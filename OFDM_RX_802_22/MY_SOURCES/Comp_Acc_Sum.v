==> flow/design.v <==
`timescale 1ns / 1ps
module P_Acc_Sum #(parameter WIDTH = 23)(
	input 			clk,rst,
	input 			ena,
	input 			[15:0] a_Re, a_Im,
	input				[15:0] a_d_Re, a_d_Im,
	output signed  [WIDTH-1:0] sum_out_Im, sum_out_Re
   );
reg [15:0] ia_Re, ia_Im, ia_d_Re, ia_d_Im;
always @(posedge clk)
begin
	if (rst)			begin
		ia_Re 	<= 16'd0;
		ia_Im 	<= 16'd0;
		ia_d_Re	<= 16'd0;
		ia_d_Im	<= 16'd0;
		end
	else if(ena)	begin
		ia_Re 	<= a_Re;
		ia_Im 	<= a_Im;
		ia_d_Re 	<= a_d_Re;
		ia_d_Im 	<= a_d_Im;
		end
end
reg [2*WIDTH-1:0] sum_reg;
always @(posedge clk)
begin
	if (rst)			sum_reg <= {(2*WIDTH){1'b0}};
	else if(ena)	sum_reg <= {sum_out_Im, sum_out_Re};
end
assign sum_out_Re = $signed(sum_reg[WIDTH-1:0]) + $signed({{(WIDTH-16){ia_Re[15]}},ia_Re}) - $signed({{(WIDTH-16){ia_d_Re[15]}},ia_d_Re}); 
assign sum_out_Im = $signed(sum_reg[2*WIDTH-1:WIDTH]) + $signed({{(WIDTH-16){ia_Im[15]}},ia_Im}) - $signed({{(WIDTH-16){ia_d_Im[15]}},ia_d_Im}); 
endmodule
## From RTL to reports: P_Acc_Sum

The steps from the RTL of P_Acc_Sum to its reports follow in flow order.
Lines are those of the file above, counted from 1.
Cell names lack the library's common part.
A cell with - has no value.

- Top module: P_Acc_Sum
- Clock port: clk
- Cell library: sky130hd
- Timing corner: tt_025C_1v80

## After elaboration

Yosys after proc, flatten, opt, wreduce and memory -nomap, before mapping. Enables and synchronous resets that opt folds into registers are not counted as muxes. Memory bits, and registers merged into a memory's read port (data or address), are not among the register bits. Print and check cells are not counted. Equal cells are merged and count once.

- Bits in registers: 110
- Output and inout bits: 46

- Add/subtract/negate cells: 4

Operator list:

| kind | number |
|---|---|
| 23-bit by 16-bit adder with 23-bit output | 2 |
| 23-bit by 16-bit subtractor with 23-bit output | 2 |

## Depth

Longest topological path by Yosys (ltp), each cell counted once; first at word level (registers and memories cut), then after technology mapping (sequential cells cut; the memories' decode and read muxes count).

- Word-level depth: 2
- ABC_AREA: 0
- Gate-level depth with buffers: 12
- Gate-level depth less buffers: 12

## Synthesis result

Source: synth_stat.txt of the flow (Yosys; design flattened, memories mapped). It holds for the ABC_AREA given above (unset counts as 0); a run with the other value may have another netlist.
The area totals of this step are shown rounded.

- Cell count: 946
- Synthesis area: 8,030 µm²
- Sequential area: 2,200 µm²
- Flip-flops: 110

Cells by type:

| cell | number | area in all (µm²) |
|---|---|---|
| dfxtp_1 | 110 | 2.2E+03 |
| mux2i_1 | 92 | 920.883 |
| fa_1 | 44 | 880.845 |
| inv_1 | 168 | 630.605 |
| ha_1 | 48 | 600.576 |
| nor2_1 | 111 | 416.65 |
| xnor2_1 | 29 | 253.994 |
| a21oi_1 | 33 | 165.158 |
| o21ai_0 | 30 | 150.144 |
| nand2_1 | 39 | 146.39 |
| xor2_1 | 13 | 113.859 |
| a21o_1 | 15 | 112.608 |
| clkbuf_1 | 28 | 105.101 |
| nor3_1 | 20 | 100.096 |
| o311ai_0 | 10 | 87.584 |
| nand3_1 | 14 | 70.067 |
| o21a_1 | 9 | 67.565 |
| and3_1 | 9 | 56.304 |

Other cell types: 50; their cells: 124.

## Timing after synthesis

Path of least setup slack by OpenSTA after synthesis, without wires, with an ideal clock, recovery checks aside; 20% of the period is set as input and as output delay. Where synthesis merged equal registers, the netlist keeps one of their names.

- Kind: reg2out
- Start point: register ia_Re[15]
- End point: output port sum_out_Re[22]
- Clock period: 3,730 ps
- Data arrival time: 2,840 ps
- Required time: 2,984 ps
- Slack: 144 ps
- Path delay: 2,840 ps
- Stages on the path: 13
- Path buffers: 1
- Period reached after synthesis: 3,586 ps

"path delay" = arrival - input delay + setup time.
At an output port there is no setup time.
"stages on the path" counts driving pins, that of a launching flip-flop among them; a cell with two outputs on the path counts twice.
"period reached after synthesis" = period - worst setup slack (recovery checks aside). The figure is calculated, with input and output delays left at 20% of the set period.
Between the ends stands the longest chain of elaborated cells between them, by number of cells; it is not shown to be the way that was timed. Of several equally long chains one is given.
A line is the first line of the expression or statement that the cell stems from. Yosys adds cells for indexed reads and writes and turns some case tables into memories.

- Cell sequence: dfxtp_1 inv_1 fa_1 inv_1 ha_1 buf_6 a211oi_2 o21bai_2 a2111oi_4 o21bai_1 a31oi_2 xor2_1 xnor2_1
- Cells in the longest elaborated chain: 2
- Elaborated cells between the ends (all ways): 2
- Classes of those cells: add/sub (2)

RTL lines, path after synthesis:

| element | line | RTL |
|---|---|---|
| start, declared | 9 | `reg [15:0] ia_Re, ia_Im, ia_d_Re, ia_d_Im;` |
| start, assigned | 13 | `ia_Re <= 16'd0;` |
| start, assigned | 19 | `ia_Re <= a_Re;` |
| 23-bit by 16-bit adder with 23-bit output | 31 | `assign sum_out_Re = $signed(sum_reg[WIDTH-1:0]) + $signed({{(WIDTH-16){ia_Re[15]}},ia_Re}) - $signed({{(WIDTH- ...` |
| 23-bit by 16-bit subtractor with 23-bit output | 31 |  |
| end, declared | 7 | `output signed [WIDTH-1:0] sum_out_Im, sum_out_Re` |

## Timing after layout

Path of least setup slack in the final report of entry A (OpenROAD, finished layout, wires in). Where an end is a register, its clock arrival counts in the times.
The report prints the path's times to 10 ps; the period is as set.

- Kind: reg2out
- Start point: register sum_reg[1]
- End point: output port sum_out_Re[22]
- Clock period: 4,390 ps
- Data arrival time: 3,210 ps
- Required time: 3,510 ps
- Slack: 300 ps
- Stages on the path: 14
- Path buffers: 2

Between the ends stands the longest chain of elaborated cells between them, by number of cells; it is not shown to be the way that was timed. Of several equally long chains one is given.

- Cell sequence: dfxtp_2 inv_2 fa_1 inv_2 fa_2 a211oi_2 buf_4 nor2_4 a41oi_4 o21ai_4 a31oi_4 xor2_1 xnor2_1 buf_2
- Cells in the longest elaborated chain: 2
- Elaborated cells between the ends (all ways): 2
- Classes of those cells: add/sub (2)

RTL lines, path post-layout:

| element | line | RTL |
|---|---|---|
| start, declared | 25 | `reg [2*WIDTH-1:0] sum_reg;` |
| start, assigned | 28 | `if (rst) sum_reg <= {(2*WIDTH){1'b0}};` |
| start, assigned | 29 | `else if(ena) sum_reg <= {sum_out_Im, sum_out_Re};` |
| 23-bit by 16-bit adder with 23-bit output | 31 | `assign sum_out_Re = $signed(sum_reg[WIDTH-1:0]) + $signed({{(WIDTH-16){ia_Re[15]}},ia_Re}) - $signed({{(WIDTH- ...` |
| 23-bit by 16-bit subtractor with 23-bit output | 31 |  |
| end, declared | 7 | `output signed [WIDTH-1:0] sum_out_Im, sum_out_Re` |

Appendix: measured runs

Top module P_Acc_Sum; platform sky130hd; tools Yosys and OpenROAD; 2 stored runs in no particular order. Input and output delays are each 20% of the period that was set; the output load is 0.01 pF.
"period reached" = clock period - worst setup slack. The figure is calculated, with input and output delays left at 20% of the set period.
"critical setup path time" is the time allowed to the run's worst setup path (the clock period less input and output delay, where it has them) less its slack. Clock arrival times count: a late capture clock shortens it, a late launch clock lengthens it.
"total power after layout" is the tool's figure for a default switching activity; nothing was simulated.
"critical setup path time" is given in steps of 10 ps.
Values from the reports are rounded here.
Settings: n/a = not set for that run.
Among the results, n/a means that no value is shown for the run.

| item | entry A | entry B |
|---|---|---|
| period_ns | 4.39 | 3.02 |
| SETUP_SLACK_MARGIN | 0.41 | -0.06 |
| CAP_MARGIN | 20 | 20 |
| CORE_MARGIN | 2 | 2 |
| CORE_UTILIZATION | 40 | 68 |
| SLEW_MARGIN | 20 | 20 |
| PLACE_DENSITY | n/a | 0.63 |
| ABC_AREA | n/a | 0 |
| CTS_CLUSTER_DIAMETER | n/a | 343 |
| MAX_ROUTING_LAYER | n/a | met5 |
| chip area in the Yosys report (µm²) | 8,030 | n/a |
| die size (µm²) | 21,200 | n/a |
| area of the standard cells in the finished layout (µm²) | 11,000 | n/a |
| utilization in the final report (%) | 56.1 | n/a |
| setup slack of the critical path (ps) | 300 | n/a |
| post-route setup TNS (ps) | 0 | n/a |
| worst hold slack in the final report (ps) | 487 | n/a |
| total power after layout (W) | 0.00973 | n/a |
| period reached (ps) | 4,090 | n/a |
| critical setup path time (ps) | 3,210 | n/a |
| worst setup path kind | reg2out | n/a |

Entry B: stopped before the end: clock tree synthesis reported DPL-0038
